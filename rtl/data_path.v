==> flow/design.v <==
`timescale 1ns/1ps
module ALU(out, a,b , addsub);
    input [15:0] a, b;
    input addsub;
    output reg [15:0] out;
    always @(*)
        if (addsub) out = a+b;
        else out=a-b;
endmodule
`timescale 1ns/1ps
module COUNTER(out, data, load, count , clk);
    input [15:0] data;
    input load , count, clk;
    output reg [15:0] out;
    always @(posedge clk)
        if (load) out<=16;
        else if(count) out<=out-1;
endmodule
`timescale 1ns/1ps
module FF(dout, din,shift, clr, clk);
    input din,clr ,clk, shift;
    output reg dout;
    always @(posedge clk)
        if (clr) dout<=0;
        else if (shift) dout<=din;
endmodule
`timescale 1ns/1ps
module PIPO(dout, din, load, clk);
    input [15:0] din;
    input load, clk;
    output reg [15:0] dout;
    always @(posedge clk)
        if (load) dout<=din;
endmodule
`timescale 1ns / 1ps
module SPIPO(pout, pin, din, load,clr,  shift, clk);
    input [15:0] pin;
    input din, load,clr,  shift, clk;
    output reg [15:0] pout;
    always @(posedge clk)
        if (clr) pout<=16'b0;
        else if (load) pout<=pin;
        else if (shift) pout<={din, pout[15:1]};
endmodule
`timescale 1ns / 1ps
module data_path(A,Q, q0,qm1,eqz, data_in,ldA, clrA,  ldQ, clrQ, ldM, clrFF, shift, addsub, ldB, count, clk);
    input [15:0] data_in;
    input ldA, clrA, ldQ, clrQ,ldM, clrFF, shift,addsub, ldB, count, clk;
    output q0, qm1, eqz;
    output [15:0] A,Q;
    wire [15:0] M, Z, B;
    assign eqz = |B;
    assign q0 = Q[0];
    SPIPO regA(A,Z, A[15], ldA, clrA, shift, clk);
    SPIPO regQ(Q,data_in, A[0], ldQ, clrQ, shift, clk);
    FF ffqm1(qm1, Q[0],shift, clrFF, clk);
    PIPO regM(M, data_in, ldM, clk);
    ALU as(Z, A, M, addsub);  
    COUNTER countB( B,data_in, ldB,count, clk);
endmodule
---- Reports on data_path ----
Tool output for the design above, in the order of the flow.
Lines are those of the file above, counted from 1.
Cell names lack the library's common part.
Not given: -
inputs
  design top .............................. data_path
  clock input ............................. clk
  library ................................. sky130hd
  timing corner ........................... tt_025C_1v80

---- Elaborated design ----
Source: Yosys, flattened and elaborated, memories not mapped. Widths are those after wreduce. Registers that Yosys merges into a memory's read port (data or address) are not register bits. Print and check cells do not count. Equal cells are merged and count once.
storage and ports
  flip-flop bits (word level) ............. 65
  input bits .............................. 27
  output and inout bits ................... 35
  word-level cells ........................ 17
operators by class
  $add $sub $neg .......................... 3
  mux-type cells .......................... 5
  reduce/logical cells .................... 3
operator list
  operator                                     count
  two-way mux 16 bit                           4
  subtractor 16 x 1 -> 16 bit with constant B  1
  adder 16 bit                                 1
  subtractor 16 bit                            1
  OR reduction 16 bit                          1
  two-way mux 15 bit                           1
  nonzero test 2 bit                           2

---- Depth ----
Longest topological path by Yosys (ltp), each cell counted once; first at word level (registers and memories cut), then after technology mapping (sequential cells cut; the memories' decode and read muxes count).
logic depth
  word-level depth ........................ 3
  ABC_AREA ................................ 0
  gate-level depth with buffers ........... 13
  depth with buffers taken out ............ 13

---- Synthesis result ----
Yosys stat after the flow's synthesis: flattened, memories mapped to cells. It holds for the ABC_AREA given above (unset counts as 0); a run with the other value may have another netlist.
cell types
  cell      count  area in all (um2)
  dfxtp_1   49     980.941
  edfxtp_1  16     480.461
  ha_1      21     262.752
  nor2_1    69     258.998
  a21oi_1   50     250.24
  mux2i_1   24     240.23
  xor2_1    22     192.685
  xnor2_1   16     140.134
  a211oi_1  13     97.594
  o21ai_0   15     75.072
  mux2_2    6      67.565
  nand2_1   16     60.058
  nor3_1    9      45.043
  clkbuf_1  11     41.29
  nor2b_1   6      37.536
  nor4_2    3      37.536
  a21o_1    4      30.029
  nand4_1   4      25.024
Other cell types: 25; their cells: 48.
synthesis totals
  cells in the netlist .................... 402
  synthesis area .......................... 3644.7 um2
  sequential part of the area ............. 1461.4 um2
  flip-flop cells ......................... 65
  buffer cells ............................ 18
The figures by module come from a second, unflattened synthesis with its own total; it is not the netlist above.
unflattened totals
  cells (unflattened synthesis) ........... 405
  area (unflattened synthesis) ............ 4053.9 um2
Each row is one instance without its submodules.
modules
  module     times used  cells  area (um2)  seq. area (um2)
  SPIPO      2           71     805.8       320.3
  ALU        1           150    1076.0      0.0
  COUNTER    1           88     813.3       320.3
  PIPO       1           16     480.5       480.5
  data_path  1           6      38.8        0.0
  FF         1           3      33.8        20.0

---- Worst setup path after synthesis ----
Path of least setup slack by OpenSTA after synthesis, without wires, with an ideal clock, recovery checks aside; 20% of the period is set as input and as output delay. Where synthesis merged equal registers, the netlist keeps one of their names.
path post-synthesis
  path type ............................... in2reg
  start ................................... in addsub
  end ..................................... reg regA.pout[15]
  period .................................. 5.58 ns
  external input delay .................... 1.116 ns
  setup time .............................. 0.071 ns
  launch time at the first pin ............ 1.116 ns
  data arrival time ....................... 3.076 ns
  required time ........................... 5.509 ns
  path slack .............................. 2.434 ns
  path delay .............................. 2.031 ns
  stages on the path ...................... 10
  buffers on the path ..................... 1
  synthesis period reached ................ 3.146 ns
"path delay" is the arrival time less input delay plus setup time.
"stages on the path": output pins that drive a net of the path, with the launching flip-flop's if there is one; two outputs of one cell count as two.
"synthesis period reached" = period - worst setup slack (recovery checks aside). The figure is calculated, with input and output delays left at 20% of the set period.
Between the ends stands the longest chain of elaborated cells between them, by number of cells; it is not shown to be the way that was timed. Of several equally long chains one is given.
Each line given opens the expression or statement behind the cell; cells for indexed reads and writes are added by Yosys, which also makes memories of some case tables.
A register here has more assigning lines than the two given.
on the way, post-synthesis
  path through ............................ clkbuf_1 nor2_1 xor2_1 ha_1 a21oi_1 o21ai_0 a21oi_1 a21oi_1 or4_1 a21oi_1
  length of the longest elaborated chain .. 2
  elaborated cells on any way between the ends .. 2
  RTL lines with such cells ............... 2
  those cells by class .................... mux: 2
ends and longest elaborated chain, post-synthesis
  item                line  RTL
  start, declared     48    input ldA, clrA, ldQ, clrQ,ldM, clrFF, shift,addsub, ldB, count, clk;
  two-way mux 16 bit  7     if (addsub) out = a+b;
  two-way mux 16 bit  42    else if (load) pout<=pin;
  end, assigned       42
  end, assigned       43    else if (shift) pout<={din, pout[15:1]};
  end, declared       39    output reg [15:0] pout;

---- Timing after layout ----
Path of least setup slack in the final report of run 1 (OpenROAD, finished layout, wires in). Where an end is a register, its clock arrival counts in the times.
path post-layout
  path type ............................... reg2reg
  start ................................... reg regM.dout[0]
  end ..................................... reg regA.pout[12]
  period .................................. 3.24 ns
  setup time .............................. 0.14 ns
  launch time at the first pin ............ 0.32 ns
  data arrival time ....................... 3.14 ns
  required time ........................... 3.43 ns
  path slack .............................. 0.29 ns
  stages on the path ...................... 14
  buffers on the path ..................... 2
Between the ends stands the longest chain of elaborated cells between them, by number of cells; it is not shown to be the way that was timed. Of several equally long chains one is given.
A register here has more assigning lines than the two given.
on the way, post-layout
  path through ............................ edfxtp_1 buf_4 nor3_1 and2_2 nor2_1 xor2_1 buf_4 ha_1 a21oi_1 nor2b_1 a211oi_2 o21ai_0 xor2_1 a21oi_1
  length of the longest elaborated chain .. 3
  elaborated cells on any way between the ends .. 4
  RTL lines with such cells ............... 3
  those cells by class .................... add/sub: 2; mux: 2
ends and longest elaborated chain, post-layout
  item                line  RTL
  start, declared     31    output reg [15:0] dout;
  start, assigned     33    if (load) dout<=din;
  subtractor 16 bit   8     else out=a-b;
  two-way mux 16 bit  7     if (addsub) out = a+b;
  two-way mux 16 bit  42    else if (load) pout<=pin;
  end, assigned       42
  end, assigned       43    else if (shift) pout<={din, pout[15:1]};
  end, declared       39    output reg [15:0] pout;

--- measured runs ---
Stored flow runs of data_path (2 of them; Yosys, OpenROAD, sky130hd). They differ in their settings and are not a sequence. Constraints: input delay and output delay 20% of the set period each, output load 0.01 pF.
"allowed time less slack (worst setup path)" = time allowed to the worst setup path (clock period - input delay - output delay, where it has them) - its slack; a late launch clock adds to it, a late capture clock takes from it.

---- run 1 ----
settings
  period_ns = 3.24
  CORE_UTILIZATION = 27
  SETUP_SLACK_MARGIN = 0.28
  CORE_ASPECT_RATIO = 1.92
  CELL_PAD_IN_SITES_GLOBAL_PLACEMENT = 1
  TNS_END_PERCENT = 30
  GPL_TIMING_DRIVEN = 0
  CTS_CLUSTER_DIAMETER = 157
  CAP_MARGIN = 20
  CORE_MARGIN = 2
  SLEW_MARGIN = 20
results
  final utilization ....................... 0.376
  standard-cell area after layout ......... 4943.5 um2
  setup slack of the worst path ........... 0.290 ns
  cell area after synthesis ............... 3644.7 um2
  allowed time less slack (worst setup path) .. 2.95 ns
  type of the worst setup path ............ reg2reg
  worst hold slack in the final report .... 0.475 ns
  die footprint ........................... 14494.4 um2

---- run 2 ----
settings
  period_ns = 3.0
  SETUP_SLACK_MARGIN = -0.19
  CAP_MARGIN = 20
  CORE_MARGIN = 2
  CORE_UTILIZATION = 40
  SLEW_MARGIN = 20
results
  final utilization ....................... 0.554
  standard-cell area after layout ......... 4850.9 um2
  setup slack of the worst path ........... 0.017 ns
  cell area after synthesis ............... 3644.7 um2
  allowed time less slack (worst setup path) .. 2.98 ns
  type of the worst setup path ............ reg2reg
  worst hold slack in the final report .... 0.482 ns
  die footprint ........................... 9891.3 um2
--- end ---
